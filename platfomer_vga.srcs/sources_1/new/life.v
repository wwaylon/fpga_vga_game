==> flow/design.v <==
module heart_rom
	(
		input wire clk,
		input wire [3:0] row,
		input wire [3:0] col,
		output reg color_data
	);
	(* rom_style = "block" *)
	reg [3:0] row_reg;
	reg [3:0] col_reg;
	always @(posedge clk)
		begin
		row_reg <= row;
		col_reg <= col;
		end
	always @*
	case ({row_reg, col_reg})
		8'b00000000: color_data = 1'b1;
		8'b00000001: color_data = 1'b1;
		8'b00000010: color_data = 1'b1;
		8'b00000011: color_data = 1'b1;
		8'b00000100: color_data = 1'b1;
		8'b00000101: color_data = 1'b1;
		8'b00000110: color_data = 1'b1;
		8'b00000111: color_data = 1'b1;
		8'b00001000: color_data = 1'b1;
		8'b00001001: color_data = 1'b1;
		8'b00001010: color_data = 1'b1;
		8'b00001011: color_data = 1'b1;
		8'b00001100: color_data = 1'b1;
		8'b00001101: color_data = 1'b1;
		8'b00001110: color_data = 1'b1;
		8'b00001111: color_data = 1'b1;
		8'b00010000: color_data = 1'b1;
		8'b00010001: color_data = 1'b1;
		8'b00010010: color_data = 1'b1;
		8'b00010011: color_data = 1'b1;
		8'b00010100: color_data = 1'b1;
		8'b00010101: color_data = 1'b1;
		8'b00010110: color_data = 1'b1;
		8'b00010111: color_data = 1'b1;
		8'b00011000: color_data = 1'b1;
		8'b00011001: color_data = 1'b1;
		8'b00011010: color_data = 1'b1;
		8'b00011011: color_data = 1'b1;
		8'b00011100: color_data = 1'b1;
		8'b00011101: color_data = 1'b1;
		8'b00011110: color_data = 1'b1;
		8'b00011111: color_data = 1'b1;
		8'b00100000: color_data = 1'b1;
		8'b00100001: color_data = 1'b1;
		8'b00100010: color_data = 1'b1;
		8'b00100011: color_data = 1'b1;
		8'b00100100: color_data = 1'b0;
		8'b00100101: color_data = 1'b0;
		8'b00100110: color_data = 1'b1;
		8'b00100111: color_data = 1'b1;
		8'b00101000: color_data = 1'b1;
		8'b00101001: color_data = 1'b1;
		8'b00101010: color_data = 1'b0;
		8'b00101011: color_data = 1'b0;
		8'b00101100: color_data = 1'b1;
		8'b00101101: color_data = 1'b1;
		8'b00101110: color_data = 1'b1;
		8'b00101111: color_data = 1'b1;
		8'b00110000: color_data = 1'b1;
		8'b00110001: color_data = 1'b1;
		8'b00110010: color_data = 1'b1;
		8'b00110011: color_data = 1'b0;
		8'b00110100: color_data = 1'b0;
		8'b00110101: color_data = 1'b0;
		8'b00110110: color_data = 1'b0;
		8'b00110111: color_data = 1'b1;
		8'b00111000: color_data = 1'b1;
		8'b00111001: color_data = 1'b0;
		8'b00111010: color_data = 1'b0;
		8'b00111011: color_data = 1'b0;
		8'b00111100: color_data = 1'b0;
		8'b00111101: color_data = 1'b1;
		8'b00111110: color_data = 1'b1;
		8'b00111111: color_data = 1'b1;
		8'b01000000: color_data = 1'b1;
		8'b01000001: color_data = 1'b1;
		8'b01000010: color_data = 1'b0;
		8'b01000011: color_data = 1'b0;
		8'b01000100: color_data = 1'b0;
		8'b01000101: color_data = 1'b0;
		8'b01000110: color_data = 1'b0;
		8'b01000111: color_data = 1'b0;
		8'b01001000: color_data = 1'b0;
		8'b01001001: color_data = 1'b0;
		8'b01001010: color_data = 1'b0;
		8'b01001011: color_data = 1'b0;
		8'b01001100: color_data = 1'b0;
		8'b01001101: color_data = 1'b0;
		8'b01001110: color_data = 1'b1;
		8'b01001111: color_data = 1'b1;
		8'b01010000: color_data = 1'b1;
		8'b01010001: color_data = 1'b1;
		8'b01010010: color_data = 1'b0;
		8'b01010011: color_data = 1'b0;
		8'b01010100: color_data = 1'b0;
		8'b01010101: color_data = 1'b0;
		8'b01010110: color_data = 1'b0;
		8'b01010111: color_data = 1'b0;
		8'b01011000: color_data = 1'b0;
		8'b01011001: color_data = 1'b0;
		8'b01011010: color_data = 1'b0;
		8'b01011011: color_data = 1'b0;
		8'b01011100: color_data = 1'b0;
		8'b01011101: color_data = 1'b0;
		8'b01011110: color_data = 1'b1;
		8'b01011111: color_data = 1'b1;
		8'b01100000: color_data = 1'b1;
		8'b01100001: color_data = 1'b1;
		8'b01100010: color_data = 1'b0;
		8'b01100011: color_data = 1'b0;
		8'b01100100: color_data = 1'b0;
		8'b01100101: color_data = 1'b0;
		8'b01100110: color_data = 1'b0;
		8'b01100111: color_data = 1'b0;
		8'b01101000: color_data = 1'b0;
		8'b01101001: color_data = 1'b0;
		8'b01101010: color_data = 1'b0;
		8'b01101011: color_data = 1'b0;
		8'b01101100: color_data = 1'b0;
		8'b01101101: color_data = 1'b0;
		8'b01101110: color_data = 1'b1;
		8'b01101111: color_data = 1'b1;
		8'b01110000: color_data = 1'b1;
		8'b01110001: color_data = 1'b1;
		8'b01110010: color_data = 1'b0;
		8'b01110011: color_data = 1'b0;
		8'b01110100: color_data = 1'b0;
		8'b01110101: color_data = 1'b0;
		8'b01110110: color_data = 1'b0;
		8'b01110111: color_data = 1'b0;
		8'b01111000: color_data = 1'b0;
		8'b01111001: color_data = 1'b0;
		8'b01111010: color_data = 1'b0;
		8'b01111011: color_data = 1'b0;
		8'b01111100: color_data = 1'b0;
		8'b01111101: color_data = 1'b0;
		8'b01111110: color_data = 1'b1;
		8'b01111111: color_data = 1'b1;
		8'b10000000: color_data = 1'b1;
		8'b10000001: color_data = 1'b1;
		8'b10000010: color_data = 1'b1;
		8'b10000011: color_data = 1'b0;
		8'b10000100: color_data = 1'b0;
		8'b10000101: color_data = 1'b0;
		8'b10000110: color_data = 1'b0;
		8'b10000111: color_data = 1'b0;
		8'b10001000: color_data = 1'b0;
		8'b10001001: color_data = 1'b0;
		8'b10001010: color_data = 1'b0;
		8'b10001011: color_data = 1'b0;
		8'b10001100: color_data = 1'b0;
		8'b10001101: color_data = 1'b1;
		8'b10001110: color_data = 1'b1;
		8'b10001111: color_data = 1'b1;
		8'b10010000: color_data = 1'b1;
		8'b10010001: color_data = 1'b1;
		8'b10010010: color_data = 1'b1;
		8'b10010011: color_data = 1'b0;
		8'b10010100: color_data = 1'b0;
		8'b10010101: color_data = 1'b0;
		8'b10010110: color_data = 1'b0;
		8'b10010111: color_data = 1'b0;
		8'b10011000: color_data = 1'b0;
		8'b10011001: color_data = 1'b0;
		8'b10011010: color_data = 1'b0;
		8'b10011011: color_data = 1'b0;
		8'b10011100: color_data = 1'b0;
		8'b10011101: color_data = 1'b1;
		8'b10011110: color_data = 1'b1;
		8'b10011111: color_data = 1'b1;
		8'b10100000: color_data = 1'b1;
		8'b10100001: color_data = 1'b1;
		8'b10100010: color_data = 1'b1;
		8'b10100011: color_data = 1'b1;
		8'b10100100: color_data = 1'b0;
		8'b10100101: color_data = 1'b0;
		8'b10100110: color_data = 1'b0;
		8'b10100111: color_data = 1'b0;
		8'b10101000: color_data = 1'b0;
		8'b10101001: color_data = 1'b0;
		8'b10101010: color_data = 1'b0;
		8'b10101011: color_data = 1'b0;
		8'b10101100: color_data = 1'b1;
		8'b10101101: color_data = 1'b1;
		8'b10101110: color_data = 1'b1;
		8'b10101111: color_data = 1'b1;
		8'b10110000: color_data = 1'b1;
		8'b10110001: color_data = 1'b1;
		8'b10110010: color_data = 1'b1;
		8'b10110011: color_data = 1'b1;
		8'b10110100: color_data = 1'b1;
		8'b10110101: color_data = 1'b0;
		8'b10110110: color_data = 1'b0;
		8'b10110111: color_data = 1'b0;
		8'b10111000: color_data = 1'b0;
		8'b10111001: color_data = 1'b0;
		8'b10111010: color_data = 1'b0;
		8'b10111011: color_data = 1'b1;
		8'b10111100: color_data = 1'b1;
		8'b10111101: color_data = 1'b1;
		8'b10111110: color_data = 1'b1;
		8'b10111111: color_data = 1'b1;
		8'b11000000: color_data = 1'b1;
		8'b11000001: color_data = 1'b1;
		8'b11000010: color_data = 1'b1;
		8'b11000011: color_data = 1'b1;
		8'b11000100: color_data = 1'b1;
		8'b11000101: color_data = 1'b1;
		8'b11000110: color_data = 1'b0;
		8'b11000111: color_data = 1'b0;
		8'b11001000: color_data = 1'b0;
		8'b11001001: color_data = 1'b0;
		8'b11001010: color_data = 1'b1;
		8'b11001011: color_data = 1'b1;
		8'b11001100: color_data = 1'b1;
		8'b11001101: color_data = 1'b1;
		8'b11001110: color_data = 1'b1;
		8'b11001111: color_data = 1'b1;
		8'b11010000: color_data = 1'b1;
		8'b11010001: color_data = 1'b1;
		8'b11010010: color_data = 1'b1;
		8'b11010011: color_data = 1'b1;
		8'b11010100: color_data = 1'b1;
		8'b11010101: color_data = 1'b1;
		8'b11010110: color_data = 1'b1;
		8'b11010111: color_data = 1'b0;
		8'b11011000: color_data = 1'b0;
		8'b11011001: color_data = 1'b1;
		8'b11011010: color_data = 1'b1;
		8'b11011011: color_data = 1'b1;
		8'b11011100: color_data = 1'b1;
		8'b11011101: color_data = 1'b1;
		8'b11011110: color_data = 1'b1;
		8'b11011111: color_data = 1'b1;
		8'b11100000: color_data = 1'b1;
		8'b11100001: color_data = 1'b1;
		8'b11100010: color_data = 1'b1;
		8'b11100011: color_data = 1'b1;
		8'b11100100: color_data = 1'b1;
		8'b11100101: color_data = 1'b1;
		8'b11100110: color_data = 1'b1;
		8'b11100111: color_data = 1'b1;
		8'b11101000: color_data = 1'b1;
		8'b11101001: color_data = 1'b1;
		8'b11101010: color_data = 1'b1;
		8'b11101011: color_data = 1'b1;
		8'b11101100: color_data = 1'b1;
		8'b11101101: color_data = 1'b1;
		8'b11101110: color_data = 1'b1;
		8'b11101111: color_data = 1'b1;
		8'b11110000: color_data = 1'b1;
		8'b11110001: color_data = 1'b1;
		8'b11110010: color_data = 1'b1;
		8'b11110011: color_data = 1'b1;
		8'b11110100: color_data = 1'b1;
		8'b11110101: color_data = 1'b1;
		8'b11110110: color_data = 1'b1;
		8'b11110111: color_data = 1'b1;
		8'b11111000: color_data = 1'b1;
		8'b11111001: color_data = 1'b1;
		8'b11111010: color_data = 1'b1;
		8'b11111011: color_data = 1'b1;
		8'b11111100: color_data = 1'b1;
		8'b11111101: color_data = 1'b1;
		8'b11111110: color_data = 1'b1;
		8'b11111111: color_data = 1'b1;
		default: color_data = 1'b0;
	endcase
endmodule
module life(
    input clk, reset, damage,
    input [9:0] x, y,
    output reg [2:0] life_on,
    output wire game_over
    );
    reg [3:0] row, col;
    wire color_data;
    reg [2:0] life_reg;
    reg damage_processed;
    heart_rom heart_rom_unit(
        .clk(clk),
        .row(row),
        .col(col),
        .color_data(color_data)
    );
    always @(posedge clk or posedge reset) begin
        if (reset) begin
            life_reg <= 3'b111;
            damage_processed <= 0;
        end
        else if (damage && !damage_processed) begin
            if (life_reg != 0) begin
                life_reg <= life_reg >> 1;
            end
            damage_processed <= 1;
        end
        else if (!damage) begin
            damage_processed <= 0;
        end
    end
    always@(*) begin
        row <= 0;
        col <= 0;
        life_on <= 0;
        if(x>=5 && x< 21 && y>=16 && y<32) begin
            col <= x-5;
            row <= y-16;
            if(color_data <= 1'b0 && life_reg[0] == 1) begin
                life_on[0] <= 1;
            end
        end
        else if(x>=21 && x< 37 && y>=16 && y<32) begin
            col <= x-21;
            row <= y-16;
            if(color_data <= 1'b0 && life_reg[1] == 1) begin
                life_on[1] <= 1;
            end
        end
        else if(x>=37 && x< 53 && y>=16 && y<32) begin
            col <= x-37;
            row <= y-16;
            if(color_data <= 1'b0 && life_reg[2] == 1) begin
                life_on[2] <= 1;
            end
        end
    end
    assign game_over = (life_reg == 0);
endmodule
Step by step through the tools: life

Tool output for the design above, in the order of the flow.
Line numbers count from 1 in the design file above.
Library cell names are shortened.
A cell with - has no value.

Top: life
Clock: clk
Standard-cell library: sky130hd
Timing corner: tt_025C_1v80

Word-level counts

Yosys after proc, flatten, opt, wreduce and memory -nomap, before mapping. Memory bits, and registers merged into a memory's read port (data or address), are not among the register bits. Print and check cells are not counted.
Memory sizes are those after Yosys's memory passes, which may raise the word count (mostly to a power of two), join words into wider ones and drop unused or constant bits.

$add $sub $neg: 4
Order comparisons: 9
Eq/ne operators: 1
Muxes and demuxes: 17
Reduce/logical cells: 17

Operator list:

| cell                                                                          | number |
| 10-bit by 6-bit less-than comparator with 1-bit output with constant B        | 3 |
| 4-bit 2-to-1 mux                                                              | 6 |
| 10-bit by 5-bit greater-or-equal comparator with 1-bit output with constant B | 2 |
| 1-bit logical AND                                                             | 13 |
| 4-bit by 3-bit subtractor with 4-bit output with constant B                   | 3 |
| 1-bit 2-to-1 mux                                                              | 11 |
| 10-bit by 3-bit greater-or-equal comparator with 1-bit output with constant B | 1 |
| 10-bit by 5-bit less-than comparator with 1-bit output with constant B        | 1 |
| 10-bit by 6-bit greater-or-equal comparator with 1-bit output with constant B | 1 |
| 4-bit by 1-bit subtractor with 4-bit output with constant B                   | 1 |
| 3-bit logical NOT                                                             | 1 |
| 3-bit nonzero test                                                            | 1 |
| 2-bit by 1-bit inequality test with 1-bit output with constant B              | 1 |
| 2-bit AND reduction                                                           | 1 |
| 1-bit <= comparator with constant B                                           | 1 |
| 1-bit logical NOT                                                             | 1 |

Flip-flop bits (word level): 4
Memory bits (read-only): 256
Clocked read ports x word width: 1
Memories: 1
Output and inout bits: 4
Word-level cells: 51

Memories:

| memory          | depth | width | rd ports | wr ports | line | RTL |
| (no name shown) | 256   | 1     | 1        | 0        | 17   | `case ({row_reg, col_reg})` |

Logic depth

Yosys ltp: most cells in a row. Word level: on the elaborated netlist, between registers, memories and ports. Mapped: between sequential cells and ports; inverters and the memories' decode and read muxes count.

Depth after elaboration: 7
ABC_AREA: 1
Gate-level depth with buffers: 21
Gate-level depth less buffers: 20

Netlist

Yosys stat after the flow's synthesis: flattened, memories mapped to cells. It holds for the ABC_AREA given above (unset counts as 0); a run with the other value may have another netlist.

Cell types:

| cell     | number | area in all (um^2) |
| nand2_1  | 45     | 168.912 |
| inv_1    | 27     | 101.347 |
| nor2_1   | 22     | 82.579 |
| dfstp_2  | 3      | 78.826 |
| ha_1     | 5      | 62.56 |
| nand3_1  | 12     | 60.058 |
| nand3_2  | 4      | 40.038 |
| nand2_2  | 5      | 31.28 |
| dfrtp_1  | 1      | 25.024 |
| nand2_4  | 2      | 22.522 |
| nand3b_1 | 3      | 22.522 |
| nor2_4   | 2      | 22.522 |
| dfxtp_1  | 1      | 20.019 |
| nand3_4  | 1      | 17.517 |
| a21oi_1  | 3      | 15.014 |
| buf_8    | 1      | 15.014 |
| o21ai_0  | 3      | 15.014 |
| nor2_2   | 2      | 12.512 |

Other cell types: 10; their cells: 12.

Standard cells after synthesis: 154
Mapped area: 889.6 um^2
Area of sequential cells: 123.9 um^2
Flip-flop cells: 5
Buffers: 2

Worst setup path after synthesis

Source: OpenSTA report_checks on the synthesized netlist (no wires, ideal clock, input and output delay 20% of the period each), path of least setup slack; recovery checks are left aside. Register names are those of the netlist, which keeps one name where synthesis merged equal registers.

Path kind: input port to output port
Start point: in x[0]
End point: out life_on[2]
Clock period: 3.08 ns
Output delay: 0.616 ns
Launch time at the first pin: 0.616 ns
Data arrival time: 1.996 ns
Data required time: 2.464 ns
Slack: 0.468 ns
Path delay: 1.380 ns
Stages: 10
Period reached after synthesis: 2.612 ns

"path delay" = arrival - input delay + setup time.
A path that ends at an output port has no setup time.
"stages" counts driving pins, that of a launching flip-flop among them; a cell with two outputs on the path counts twice.
"period reached after synthesis" = period - worst setup slack (recovery checks aside). The figure is calculated, with input and output delays left at 20% of the set period.
Between the ends stands the longest chain of elaborated cells between them, by number of cells; it is not shown to be the way that was timed. Of several equally long chains one is given.
A line is the first line of the expression or statement that the cell stems from. Yosys adds cells for indexed reads and writes and turns some case tables into memories.

Path through: inv_1 -> ha_1 -> inv_1 -> nand2_1 -> nand2_1 -> nand2_1 -> nand2_1 -> nor2_1 -> nand2_2 -> a2111oi_0
Length of the longest elaborated chain: 7
Elaborated cells between the ends (all ways): 18
RTL lines with such cells: 3

RTL lines, path after synthesis:

| item                                                          | line | RTL |
| start: declaration                                            | 279  | `input [9:0] x, y,` |
| 10-bit by 6-bit greater-or-equal comparator with 1-bit output | 326  | `else if(x>=37 && x< 53 && y>=16 && y<32) begin` |
| 1-bit logical AND x3                                          | 326  |  |
| 1-bit 2-to-1 mux                                              | 326  |  |
| 1-bit 2-to-1 mux                                              | 319  | `else if(x>=21 && x< 37 && y>=16 && y<32) begin` |
| 1-bit 2-to-1 mux                                              | 312  | `if(x>=5 && x< 21 && y>=16 && y<32) begin` |
| end: declaration                                              | 280  | `output reg [2:0] life_on,` |

Path in the finished layout

Path of least setup slack in the final report of job 1 (OpenROAD, finished layout, wires in). Where an end is a register, its clock arrival counts in the times.

Path kind: input port to output port
Start point: in x[0]
End point: out life_on[2]
Clock period: 4.24 ns
Output delay: 0.85 ns
Launch time at the first pin: 0.85 ns
Data arrival time: 3.23 ns
Data required time: 3.39 ns
Slack: 0.16 ns
Stages: 11

Between the ends stands the longest chain of elaborated cells between them, by number of cells; it is not shown to be the way that was timed. Of several equally long chains one is given.

Path through: clkdlybuf4s50_1 -> inv_1 -> ha_1 -> inv_1 -> nand3_1 -> nor2_1 -> nor2_1 -> nand3_2 -> nand2_1 -> a2111oi_0 -> clkdlybuf4s50_1
Length of the longest elaborated chain: 7
Elaborated cells between the ends (all ways): 18
RTL lines with such cells: 3

RTL lines, path after layout:

| item                                                          | line | RTL |
| start: declaration                                            | 279  | `input [9:0] x, y,` |
| 10-bit by 6-bit greater-or-equal comparator with 1-bit output | 326  | `else if(x>=37 && x< 53 && y>=16 && y<32) begin` |
| 1-bit logical AND x3                                          | 326  |  |
| 1-bit 2-to-1 mux                                              | 326  |  |
| 1-bit 2-to-1 mux                                              | 319  | `else if(x>=21 && x< 37 && y>=16 && y<32) begin` |
| 1-bit 2-to-1 mux                                              | 312  | `if(x>=5 && x< 21 && y>=16 && y<32) begin` |
| end: declaration                                              | 280  | `output reg [2:0] life_on,` |

Lab notebook: life

2 stored runs of life in the flow (synthesis by Yosys, layout by OpenROAD, sky130hd cells), in arbitrary order. Constraints: input delay and output delay 20% of the set period each, output load 0.01 pF.
By "clock period reached" is meant the clock period of the run minus its worst setup slack. This is arithmetic on one report: input and output delays are still those of the set period (20% each).
"worst setup path time" is the time allowed to the run's worst setup path (the clock period less input and output delay, where it has them) less its slack. Clock arrival times count: a late capture clock shortens it, a late launch clock lengthens it.
"power": no workload was simulated; the value follows from the tool's default switching activity.

## Job 1

==> flow/run.sh <==
#!/bin/bash
# the make line also repeats the synthesis and layout settings of config.mk as NAME=value (left out here)
make -C /OpenROAD-flow-scripts/flow DESIGN_CONFIG=/design/flow/config.mk WORK_HOME=/design/flow/orfs CLKGATE_MAP_FILE= finish
==> flow/config.mk <==
export PLATFORM = sky130hd
export DESIGN_NAME = life
export DESIGN_NICKNAME = life
export VERILOG_FILES = /design/flow/design.v
export SDC_FILE = /design/flow/constraint.sdc
export NUM_CORES = 4
export LEC_CHECK = 0
export ABC_AREA = 1
export CAP_MARGIN = 20
export CELL_PAD_IN_SITES_GLOBAL_PLACEMENT = 3
export CORE_MARGIN = 8
export CORE_UTILIZATION = 25
export CTS_CLUSTER_DIAMETER = 396
export GPL_TIMING_DRIVEN = 0
export HOLD_SLACK_MARGIN = 0.12
export MIN_ROUTING_LAYER = met1
export PLACE_DENSITY_LB_ADDON = 0.01
export SETUP_SLACK_MARGIN = -0.27
export SLEW_MARGIN = 20
export TNS_END_PERCENT = 90
==> flow/constraint.sdc <==
create_clock -name core_clock -period 4.24 [get_ports {clk}]
set_input_delay 0.8480 -clock core_clock [delete_from_list [all_inputs] [get_ports {clk}]]
set_output_delay 0.8480 -clock core_clock [all_outputs]
set_load 0.01 [all_outputs]

| result of job 1 | value |
|---|---|
| utilization after layout | 36.4% |
| worst setup path time | 2.38 ns |
| critical path type | input port to output port |
| die size | 5,722.9 um^2 |
| mapped cell area after synthesis | 889.6 um^2 |
| worst-case hold slack | 0.498 ns |
| power | 0.1844 mW |
| clock period reached | 4.076 ns |
| setup slack of the worst path | 0.164 ns |

## Job 2

==> flow/run.sh <==
#!/bin/bash
# the make line also repeats the synthesis and layout settings of config.mk as NAME=value (left out here)
make -C /OpenROAD-flow-scripts/flow DESIGN_CONFIG=/design/flow/config.mk WORK_HOME=/design/flow/orfs CLKGATE_MAP_FILE= finish
==> flow/config.mk <==
export PLATFORM = sky130hd
export DESIGN_NAME = life
export DESIGN_NICKNAME = life
export VERILOG_FILES = /design/flow/design.v
export SDC_FILE = /design/flow/constraint.sdc
export NUM_CORES = 4
export LEC_CHECK = 0
export CAP_MARGIN = 25
export CORE_MARGIN = 3
export CORE_UTILIZATION = 71
export CTS_CLUSTER_SIZE = 53
export GPL_TIMING_DRIVEN = 0
export MIN_ROUTING_LAYER = met1
export PLACE_DENSITY_LB_ADDON = 0.0
export SLEW_MARGIN = 20
==> flow/constraint.sdc <==
create_clock -name core_clock -period 4.46 [get_ports {clk}]
set_input_delay 0.8920 -clock core_clock [delete_from_list [all_inputs] [get_ports {clk}]]
set_output_delay 0.8920 -clock core_clock [all_outputs]
set_load 0.01 [all_outputs]

Job 2: not finished: placement ended with error FLW-0024
